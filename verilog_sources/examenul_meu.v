==> flow/design.v <==
module convertorBaza(Clk,X,R,Start,Ack);
    input Clk,Start;
    input [7:0]X;
    output reg [7:0]R;
    output reg Ack;
    reg [7:0]sir[4:0];
    reg [7:0]transResult,state,counter,transCounter,powerOfFour;
    always @(posedge Clk)
        if(state==0)
        begin
            if(Start==0)
            begin
                counter<=0;
                Ack<=0;
                state<=0;
            end
            else
            begin
                state<=1;
            end
        end
        else if(state==1)
        begin
            if(counter<4) begin
                sir[counter]=X;
                counter<=counter+1;
                state<=1;
            end
            else
            begin
                transCounter<=0;
                powerOfFour<=1;
                state<=2;
            end 
        end
        else if(state==2)
        begin
            if(transCounter<4)
            begin
                powerOfFour<=powerOfFour*4;
                transResult<=transResult+sir[transCounter]*powerOfFour;
                transCounter<=transCounter+1;
                state<=2;
            end
            else
            begin
                Ack<=1;
                R<=transResult;
                state<=3;
            end
        end
        else if(state==3)
        begin
            Ack<=0;
            state<=0;
        end
    initial begin
        counter<=0;
        state<=0;
        powerOfFour<=1;
    end
endmodule
==> Tool chain data of convertorBaza <==
What the tools print for convertorBaza, step after step.
Line numbers count from 1 in the design file above.
Library cell names are shortened.
{ "design": {"top": "convertorBaza", "clock_port": "Clk", "library": "sky130hd", "corner": "tt_025C_1v80"} }

==> Elaborated design <==
Yosys after proc, flatten, opt, wreduce and memory -nomap, before mapping. Print and check cells are not counted. Equal cells are merged and count once.
{ "classes": {"add_sub_neg": 3, "mul": 1, "div_mod_pow": 0, "compare": 2, "n_eq": 15, "n_shift": 0, "n_mux": 30, "logic": 3, "reduce_and_logical": 19} }
{ "op_table": {"columns": ["cell", "count"], "rows": [
  ["8-bit 2-to-1 mux", 20],
  ["8-bit by 8-bit multiplier with 8-bit output", 1],
  ["8-bit case mux with 5-bit select", 1],
  ["4-bit AND reduction", 9],
  ["8-bit by 1-bit adder with 8-bit output with constant B", 2],
  ["8-bit by 2-bit == test with 1-bit output with constant B", 2],
  ["8-bit by 3-bit less-than comparator with 1-bit output with constant B", 2],
  ["3-bit by 2-bit == test with 1-bit output with constant B", 4],
  ["2-bit nonzero test", 4],
  ["8-bit by 1-bit == test with 1-bit output with constant B", 1],
  ["8-bit adder", 1],
  ["8-bit zero test", 1],
  ["1-bit 2-to-1 mux", 8],
  ["2-bit inequality test with constant B", 3],
  ["3-bit by 1-bit == test with 1-bit output with constant B", 2],
  ["3-bit == test with constant B", 2],
  ["3-bit zero test", 2],
  ["4-bit nonzero test", 1],
  ["1-bit NOT", 3],
  ["3-bit inequality test with constant B", 1],
  ["3-bit AND reduction", 1],
  ["3-bit nonzero test", 1],
  ["2-bit 2-to-1 mux", 1]
]} }
{ "word_totals": {"register_bits": 89, "latch_bits": 0, "mem_bits_rw": 0, "rom_bits": 0, "clocked_rd_ports_x_width": 0, "memories": 0, "input_bits": 10, "out_inout_bits": 9, "wordCells": 85} }

==> Logic depth <==
Longest topological path by Yosys (ltp), each cell counted once; first at word level (registers and memories cut), then after technology mapping (sequential cells cut; the memories' decode and read muxes count).
{ "depth": {"ltp_word": 8, "ABC_AREA": 0, "depth_mapped": 22, "depth_no_buf": 20} }

==> Synthesis result <==
Source: synth_stat.txt of the flow (Yosys; design flattened, memories mapped). It holds for the ABC_AREA given above (unset counts as 0); a run with the other value may have another netlist.
{ "types": {"columns": ["type", "count", "type_area_um2"], "rows": [
  ["edfxtp_1", 79, 2.37E+03],
  ["ha_1", 40, 500.48],
  ["fa_1", 7, 140.134],
  ["inv_1", 37, 138.883],
  ["nor2_1", 36, 135.13],
  ["xor2_1", 12, 105.101],
  ["xnor2_1", 9, 78.826],
  ["a32oi_1", 8, 70.067],
  ["a22oi_1", 8, 60.058],
  ["o211ai_1", 6, 45.043],
  ["o21ai_0", 9, 45.043],
  ["nand3_1", 8, 40.038],
  ["and2_1", 5, 31.28],
  ["o21bai_1", 4, 30.029],
  ["and3_1", 4, 25.024],
  ["nor2b_1", 4, 25.024],
  ["o211ai_2", 2, 25.024],
  ["a21o_1", 3, 22.522]
]} }
Not listed: further types 21, cells in them 33.
{ "mapped": {"cells": 314, "mapped_area_um2": 4131.5, "sequential_area_um2": 2372.3, "ff_cells": 79, "n_buf": 9} }

==> Worst setup path after synthesis <==
OpenSTA on the mapped netlist: ideal clock, no wires. The path of least setup slack (recovery checks aside). Input and output delay are each 20% of the period. Register names are those of the netlist, which keeps one name where synthesis merged equal registers.
{ "synth_path": {"path_type": "flip-flop to flip-flop", "startpoint": "register transCounter[2]", "endpoint": "register transResult[7]", "period_ns": 7.4, "setup_time_ns": 0.268, "t_first_pin_ns": 0.000, "t_arrival_ns": 4.520, "required_time_ns": 7.132, "setup_slack_ns": 2.612, "delay_ns": 4.788, "driving_pins": 22, "path_buffers": 3, "period_less_setup_slack_ns": 4.788} }
"delay_ns" = arrival - input delay + setup time.
"driving_pins" counts driving pins, that of a launching flip-flop among them; a cell with two outputs on the path counts twice.
"period_less_setup_slack_ns" is the clock period less the worst setup slack; recovery checks do not enter. This is arithmetic on one report: input and output delays are still those of the set period (20% each).
The rows between start and end are the longest chain of elaborated cells between them; the timing report does not say that the signal goes this way. Where chains are equally long, one stands for them.
Each line given opens the expression or statement behind the cell; cells for indexed reads and writes are added by Yosys, which also makes memories of some case tables.
Ways into the end's enable are left out, as the timed path ends at the data pin.
{ "synth_between": {"cell_sequence": "edfxtp_1 > dlymetal6s2s_1 > buf_2 > inv_1 > ha_1 > clkbuf_1 > a32oi_1 > o21ai_0 > o211a_1 > ha_1 > inv_1 > fa_1 > inv_1 > ha_1 > inv_1 > fa_1 > inv_1 > ha_1 > a21o_1 > a21oi_1 > xnor2_1 > xnor3_1", "elab_chain_cells": 8, "cone_cells": 13, "cone_lines": 5, "cone_classes": "add/sub: 1; mul: 1; compare: 1; eq/ne: 4; mux: 5; reduce/logical: 1"} }
{ "synth_lines": {"columns": ["item", "line", "rtl"], "rows": [
  ["start: declaration", 7, "reg [7:0]transResult,state,counter,transCounter,powerOfFour;"],
  ["start: assignment", 31, "transCounter<=0;"],
  ["start: assignment", 42, "transCounter<=transCounter+1;"],
  ["3-bit == test", 41, "transResult<=transResult+sir[transCounter]*powerOfFour;"],
  ["8-bit case mux with 5-bit select", 41, null],
  ["8-bit 2-to-1 mux", 38, "if(transCounter<4)"],
  ["8-bit 2-to-1 mux", 36, "else if(state==2)"],
  ["8-bit 2-to-1 mux", 22, "else if(state==1)"],
  ["8-bit 2-to-1 mux", 9, "if(state==0)"],
  ["8-bit by 8-bit multiplier with 8-bit output", 41, null],
  ["8-bit adder", 41, null],
  ["end: assignment", 41, null],
  ["end: declaration", 7, null]
]} }

==> Path in the finished layout <==
Path of least setup slack in the final report of stored run 1 (OpenROAD, finished layout, wires in). Where an end is a register, its clock arrival counts in the times.
{ "layout_path": {"path_type": "flip-flop to flip-flop", "startpoint": "register transCounter[1]", "endpoint": "register transResult[7]", "period_ns": 5.75, "setup_time_ns": 0.26, "t_first_pin_ns": 0.35, "t_arrival_ns": 4.78, "required_time_ns": 5.84, "setup_slack_ns": 1.06, "driving_pins": 21, "path_buffers": 2} }
The rows between start and end are the longest chain of elaborated cells between them; the timing report does not say that the signal goes this way. Where chains are equally long, one stands for them.
Ways into the end's enable are left out, as the timed path ends at the data pin.
{ "layout_between": {"cell_sequence": "edfxtp_1 > buf_6 > ha_4 > ha_2 > buf_8 > a32oi_2 > o21ai_2 > o211a_1 > ha_1 > inv_1 > fa_1 > inv_2 > ha_4 > inv_2 > fa_1 > inv_2 > ha_4 > a21o_1 > a21oi_2 > xnor2_2 > xnor3_1", "elab_chain_cells": 8, "cone_cells": 13, "cone_lines": 5, "cone_classes": "add/sub: 1; mul: 1; compare: 1; eq/ne: 4; mux: 5; reduce/logical: 1"} }
{ "layout_lines": {"columns": ["item", "line", "rtl"], "rows": [
  ["start: declaration", 7, "reg [7:0]transResult,state,counter,transCounter,powerOfFour;"],
  ["start: assignment", 31, "transCounter<=0;"],
  ["start: assignment", 42, "transCounter<=transCounter+1;"],
  ["3-bit == test", 41, "transResult<=transResult+sir[transCounter]*powerOfFour;"],
  ["8-bit case mux with 5-bit select", 41, null],
  ["8-bit 2-to-1 mux", 38, "if(transCounter<4)"],
  ["8-bit 2-to-1 mux", 36, "else if(state==2)"],
  ["8-bit 2-to-1 mux", 22, "else if(state==1)"],
  ["8-bit 2-to-1 mux", 9, "if(state==0)"],
  ["8-bit by 8-bit multiplier with 8-bit output", 41, null],
  ["8-bit adder", 41, null],
  ["end: assignment", 41, null],
  ["end: declaration", 7, null]
]} }

Measured results for convertorBaza: 2 stored runs of the Yosys and OpenROAD flow on sky130hd. The settings differ; the order carries no meaning. The constraints put input and output delay at 20% of the set period each and load the outputs with 0.01 pF.
"period_less_ws_ns" means the clock period less the worst setup slack. The figure is calculated, with input and output delays left at 20% of the set period.
"worst_setup_path_time_ns": the worst setup path's part of the clock period (all of it between registers, 20% less for each end at a port) less its slack. A launch clock that arrives late makes it longer, a capture clock that arrives late makes it shorter.
"power.total_uw": no workload was simulated; the value follows from the tool's default switching activity.
[
  {
    "run": "stored run 1",
    "settings": { "period_ns": 5.75, "CORE_UTILIZATION": 30, "SETUP_SLACK_MARGIN": 1.66, "CORE_MARGIN": 3, "CELL_PAD_IN_SITES_DETAIL_PLACEMENT": 1, "GPL_TIMING_DRIVEN": 0, "GPL_ROUTABILITY_DRIVEN": 0, "CTS_CLUSTER_SIZE": 88, "CAP_MARGIN": 20, "MAX_ROUTING_LAYER": "met5", "SLEW_MARGIN": 20 },
    "results": { "worst_setup_path_time_ns": 4.69, "timing.worst_path_kind": "flip-flop to flip-flop", "synth_area_um2": 4131.5, "period_less_ws_ns": 4.694, "fin_util_pct": 39.7, "fin_ws_ns": 1.056, "fin_hold_ws_ns": 0.463, "dieArea_um2": 15215.2, "post_route_stdcell_area_um2": 5300.1, "tns_ns": 0.000, "power.total_uw": 3427 }
  },
  {
    "run": "stored run 2",
    "settings": { "period_ns": 4.32, "CORE_UTILIZATION": 24, "SETUP_SLACK_MARGIN": 0.79, "PLACE_DENSITY": 0.48, "CORE_MARGIN": 3, "TNS_END_PERCENT": 30, "GPL_ROUTABILITY_DRIVEN": 0, "CAP_MARGIN": 20, "SLEW_MARGIN": 20 },
    "results": { "worst_setup_path_time_ns": 4.41, "timing.worst_path_kind": "flip-flop to flip-flop", "synth_area_um2": 4131.5, "period_less_ws_ns": 4.414, "fin_util_pct": 31.5, "fin_ws_ns": -0.094, "fin_hold_ws_ns": 0.463, "dieArea_um2": 18825.2, "post_route_stdcell_area_um2": 5266.3, "tns_ns": -0.094, "power.total_uw": 4224 }
  }
]
